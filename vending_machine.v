==> flow/design.v <==
module vending_machine(product_snack,
                       product_coffee,
                       product_drink,
                       product_candy,
                       change,
                       state,
                       clk,
                       rst,
                       sel,
                       snack,
                       coffee,
                       drink,
                       candy,
                       rs_10,
                       rs_20,
                       no_product);
input clk,rst;
input [2:0]snack,  
           coffee,
           drink,
           candy;
input [1:0]sel;
input rs_10,rs_20,no_product;
output reg product_snack,
           product_coffee,
           product_drink,
           product_candy;
output reg [3:0]change;
output reg [3:0]state;
parameter user_selection= 4'd0;
parameter selection_1= 4'd1;
parameter selection_2= 4'd2;
parameter selection_3= 4'd3;
parameter selection_4= 4'd4;
parameter money_1= 4'd5;
parameter money_2= 4'd6;
parameter money_3= 4'd7;
parameter money_4= 4'd8;
parameter money_1_10= 4'd9;
parameter money_1_20= 4'd10;
parameter money_2_10= 4'd11;
parameter money_2_20= 4'd12;
parameter money_2_30= 4'd13;
parameter product_delivery= 4'd14;
parameter service_state= 4'd15;
always @(posedge clk or negedge rst)
begin
if(!rst) state<=user_selection;
else
 begin
 case(state)
 user_selection: case(sel)
                 2'b00: state<=selection_1;
                 2'b01: state<=selection_2;
                 2'b10: state<=selection_3;
                 2'b11: state<=selection_4;
                 default: state<=user_selection;
                 endcase
 selection_1: if(snack==0) state<=user_selection;
              else state<=money_1;
 selection_2: if(coffee==0) state<=user_selection;
              else state<=money_2;
 selection_3: if(drink==0) state<=user_selection;
              else state<=money_3;
 selection_4: if(candy==0) state<=user_selection;
              else state<=money_4;
 money_1: if(rs_10) state<=money_1_10;
          else if(rs_20) state<=money_1_20;
          else state<=money_1;
 money_1_10: if(rs_10) state<=money_1_20;
             else if(rs_20) state<=product_delivery;
             else state<=money_1_10;
 money_1_20: if(rs_10||rs_20) state<=product_delivery;
             else state<=money_1_20;
 money_2: if(rs_10) state<=money_2_10;
          else if(rs_20) state<=money_2_20;
          else state<=money_2;
 money_2_10: if(rs_10) state<=money_2_20;
             else if(rs_20) state<=money_2_30;
             else state<=money_2_10;
 money_2_20: if(rs_10) state<=money_2_30;
             else if(rs_20) state<=product_delivery;
             else state<=money_2_20;
 money_2_30: if(rs_10||rs_20) state<=product_delivery;
             else state<=money_2_30;
 money_3: if(rs_10) state<=money_2_10;
          else if(rs_20) state<=money_2_20;
          else state<=money_3;
 money_4: if(rs_10) state<=money_1_10;
          else if(rs_20) state<=money_1_20;
          else state<=money_4;
 product_delivery: if(no_product) state<=service_state;
                   else state<=user_selection;
 service_state: state<=service_state;
 default: state<=user_selection;
 endcase
 end
end
always @(posedge clk or negedge rst)
begin
 if(!rst) begin
          product_snack<=0;
          product_coffee<=0;
          product_drink<=0;
          product_candy<=0;
          end
 else
   begin
   if(state==product_delivery)
   case(sel)
   2'b00: begin
          product_snack<=1;
          product_coffee<=0;
          product_drink<=0;
          product_candy<=0;
          end
   2'b01: begin
          product_snack<=0;
          product_coffee<=1;
          product_drink<=0;
          product_candy<=0;
          end
   2'b10: begin
          product_snack<=0;
          product_coffee<=0;
          product_drink<=1;
          product_candy<=0;
          end
   2'b11: begin
          product_snack<=0;
          product_coffee<=0;
          product_drink<=0;
          product_candy<=1;
          end
   endcase
   else begin
        product_snack<=0;
        product_coffee<=0;
        product_drink<=0;
        product_candy<=0;
        end
   end
end
always @(posedge clk or negedge rst)
begin
 if(!rst) change<=0;
 else
  begin
  if(state==money_1_20 && rs_20)
    change<=4'd10;
  else if(state==money_2_30 && rs_20)
    change<=4'd10;
  else
    change<=0;
  end
end
endmodule
Tool chain data of vending_machine. The steps from the RTL of vending_machine to its reports follow in flow order. Line numbers count from 1 in the design file above. Cell names lack the library's common part. Not given: --

Top module: vending_machine. Clock input: clk. Cell library: sky130hd. Library corner: tt_025C_1v80.

Word-level counts. Yosys after proc, flatten, opt, wreduce and memory -nomap, before mapping. Enables and synchronous resets that opt folds into registers are not counted as muxes. Memory bits, and registers merged into a memory's read port (data or address), are not among the register bits. Print and check cells are not counted.

The figure for flip-flop bits (word level) is 12. The entry for bits of input ports reads 19.

The figure for equal/unequal tests is 18. The entry for mux-type cells reads 33. The entry for reductions and logical operators reads 13.

Operator list (number): case mux 4 bit (select 16 bit) (1); 2-to-1 mux 4 bit (10); == test 4 bit (second input constant) (8); 2-to-1 mux 3 bit (8); == test 4 x 3 -> 1 bit (second input constant) (4); case mux 4 bit (select 4 bit) (1); logical NOT 3 bit (4); OR reduction 3 bit (4); 2-to-1 mux 2 bit (5); == test 4 x 2 -> 1 bit (second input constant) (2); case mux 1 bit (select 2 bit) (4); == test 2 bit (second input constant) (2); == test 4 x 1 -> 1 bit (second input constant) (1); logical NOT 4 bit (1); 2-to-1 mux 1 bit (4); logical AND 1 bit (2); == test 2 x 1 -> 1 bit (second input constant) (1); logical NOT 2 bit (1); logical OR 1 bit (1).

Depth. Longest topological path by Yosys (ltp), each cell counted once; first at word level (registers and memories cut), then after technology mapping (sequential cells cut; the memories' decode and read muxes count).

Under depth after elaboration stands 4. For ABC_AREA the number is 0. For gate-level depth with buffers the number is 5.

Synthesis result. Source: synth_stat.txt of the flow (Yosys; design flattened, memories mapped). It holds for the ABC_AREA given above (unset counts as 0); a run with the other value may have another netlist.

Cells by type: dfrtp_1 (number 9, area in all 225.216 um^2); ha_1 (number 4, area in all 50.048 um^2); and2_1 (number 4, area in all 25.024 um^2); nor2b_1 (number 4, area in all 25.024 um^2); buf_4 (number 3, area in all 22.522 um^2); nor2_1 (number 6, area in all 22.522 um^2); mux2i_1 (number 2, area in all 20.019 um^2); o21ai_0 (number 4, area in all 20.019 um^2); or4b_1 (number 2, area in all 20.019 um^2); o311ai_0 (number 2, area in all 17.517 um^2); a21oi_1 (number 3, area in all 15.014 um^2); a2bb2oi_2 (number 1, area in all 15.014 um^2); clkbuf_1 (number 4, area in all 15.014 um^2); inv_1 (number 4, area in all 15.014 um^2); nand3_1 (number 3, area in all 15.014 um^2); nor3_1 (number 3, area in all 15.014 um^2); nor3b_1 (number 2, area in all 15.014 um^2); o21a_1 (number 2, area in all 15.014 um^2).

Other cell types: 16; their cells: 18.

Cell count: 80. For chip area (Yosys) the number is 0.0006894 mm^2. The entry for flip-flop cells reads 9. For buffer cells the number is 8.

Timing after synthesis. Source: OpenSTA report_checks on the synthesized netlist (no wires, ideal clock, input and output delay 20% of the period each), path of least setup slack; recovery checks are left aside. Register names are those of the netlist, which keeps one name where synthesis merged equal registers.

Kind: register to register. Start: reg state[1]. End: reg state[1]. The entry for clock period reads 1490 ps. For library setup time the number is 124 ps. Arrival time: 1363 ps. For data required time the number is 1366 ps. The entry for path slack reads 3 ps. The figure for delay of the path is 1487 ps. The entry for stages on the path reads 5. For synthesis period reached the number is 1487 ps.

"delay of the path" is the arrival time less input delay plus setup time. "stages on the path" counts driving pins, that of a launching flip-flop among them; a cell with two outputs on the path counts twice. "synthesis period reached" = period - worst setup slack (recovery checks aside). The figure is calculated, with input and output delays left at 20% of the set period. Between the ends stands the longest chain of elaborated cells between them, by number of cells; it is not shown to be the way that was timed. Of several equally long chains one is given. A line is the first line of the expression or statement that the cell stems from. Yosys adds cells for indexed reads and writes and turns some case tables into memories. A register here has more assigning lines than the two given.

Cell sequence: dfrtp_1 or4b_1 a2bb2oi_2 a2bb2oi_1 a211o_1. For length of the longest elaborated chain the number is 2. For elaborated cells on any way between the ends the number is 17. Those cells by class: 15 x eq/ne; 1 x mux; 1 x reduce/logical.

RTL lines, path after synthesis: start: declaration (RTL line 29) `output reg [3:0]state;`; start: assignment (RTL line 48) `if(!rst) state<=user_selection;`; start: assignment (RTL line 53) `2'b00: state<=selection_1;`; == test 4 bit (RTL line 51) `case(state)`; case mux 4 bit (select 16 bit) (RTL line 51); end: assignment (RTL line 48); end: assignment (RTL line 53); end: declaration (RTL line 29).

Timing after layout. Path of least setup slack in the final report of job 1 (OpenROAD, finished layout, wires in). Where an end is a register, its clock arrival counts in the times. The path's times are printed in steps of 10 ps; the period is the one set.

Kind: register to output. Start: reg state[3]. End: out state[3]. The entry for clock period reads 1720 ps. Arrival time: 1320 ps. For data required time the number is 1380 ps. The entry for path slack reads 60 ps. The entry for stages on the path reads 2.

A register here has more assigning lines than the two given.

Cell sequence: dfrtp_2 clkdlybuf4s50_1. For length of the longest elaborated chain the number is 0. For elaborated cells on any way between the ends the number is 0.

RTL lines, path post-layout: start: declaration (RTL line 29) `output reg [3:0]state;`; start: assignment (RTL line 48) `if(!rst) state<=user_selection;`; start: assignment (RTL line 53) `2'b00: state<=selection_1;`; end: declaration (RTL line 29).

2 stored runs of vending_machine in the flow (synthesis by Yosys, layout by OpenROAD, sky130hd cells), in arbitrary order. Constraints: input delay and output delay 20% of the set period each, output load 0.01 pF. "achieved clock period" is the run's clock period less its worst setup slack. It is reckoned from that one timing run; input and output delays stay at 20% of the period that was set. "critical path time" is the time allowed to the run's worst setup path (the clock period less input and output delay, where it has them) less its slack. Clock arrival times count: a late capture clock shortens it, a late launch clock lengthens it. "total power after layout" rests on the timing tool's default activity at the inputs, not on a simulated workload. "critical path time" is known to 10 ps.

Files of job 1:
==> flow/run.sh <==
#!/bin/bash
# the make line also repeats the synthesis and layout settings of config.mk as NAME=value (left out here)
make -C /OpenROAD-flow-scripts/flow DESIGN_CONFIG=/design/flow/config.mk WORK_HOME=/design/flow/orfs CLKGATE_MAP_FILE= finish
==> flow/config.mk <==
export PLATFORM = sky130hd
export DESIGN_NAME = vending_machine
export DESIGN_NICKNAME = vending_machine
export VERILOG_FILES = /design/flow/design.v
export SDC_FILE = /design/flow/constraint.sdc
export NUM_CORES = 4
export LEC_CHECK = 0
export ABC_AREA = 0
export CAP_MARGIN = 40
export CELL_PAD_IN_SITES_DETAIL_PLACEMENT = 1
export CORE_ASPECT_RATIO = 1.0
export CORE_MARGIN = 6
export CORE_UTILIZATION = 19
export CTS_CLUSTER_SIZE = 20
export SLEW_MARGIN = 20
export TNS_END_PERCENT = 95
==> flow/constraint.sdc <==
create_clock -name core_clock -period 1.72 [get_ports {clk}]
set_input_delay 0.3440 -clock core_clock [delete_from_list [all_inputs] [get_ports {clk}]]
set_output_delay 0.3440 -clock core_clock [all_outputs]
set_load 0.01 [all_outputs]

Results of job 1. The measured final utilization is 32.6%. For the die outline area the run shows 0.0052179 mm^2. The setup slack of the critical path stands at 57 ps. For the achieved clock period the run shows 1663 ps. The total power after layout reads 0.001386 W. The measured critical path time is 1320 ps. Critical path type: register to output. The measured chip area after synthesis (Yosys) is 0.0006894 mm^2. The sum of negative setup slack reads 0 ps. For the standard-cell area of the final layout the run shows 0.0011036 mm^2.

Files of job 2:
==> flow/run.sh <==
#!/bin/bash
# the make line also repeats the synthesis and layout settings of config.mk as NAME=value (left out here)
make -C /OpenROAD-flow-scripts/flow DESIGN_CONFIG=/design/flow/config.mk WORK_HOME=/design/flow/orfs CLKGATE_MAP_FILE= finish
==> flow/config.mk <==
export PLATFORM = sky130hd
export DESIGN_NAME = vending_machine
export DESIGN_NICKNAME = vending_machine
export VERILOG_FILES = /design/flow/design.v
export SDC_FILE = /design/flow/constraint.sdc
export NUM_CORES = 4
export LEC_CHECK = 0
export CAP_MARGIN = 5
export CELL_PAD_IN_SITES_DETAIL_PLACEMENT = 0
export CELL_PAD_IN_SITES_GLOBAL_PLACEMENT = 3
export CORE_MARGIN = 10
export CORE_UTILIZATION = 37
export CTS_CLUSTER_SIZE = 67
export GPL_TIMING_DRIVEN = 1
export MAX_ROUTING_LAYER = met4
export PLACE_DENSITY_LB_ADDON = 0.27
export SLEW_MARGIN = 20
==> flow/constraint.sdc <==
create_clock -name core_clock -period 1.39 [get_ports {clk}]
set_input_delay 0.2780 -clock core_clock [delete_from_list [all_inputs] [get_ports {clk}]]
set_output_delay 0.2780 -clock core_clock [all_outputs]
set_load 0.01 [all_outputs]

Outcome of job 2: no final report: placement broke off with FLW-0024.
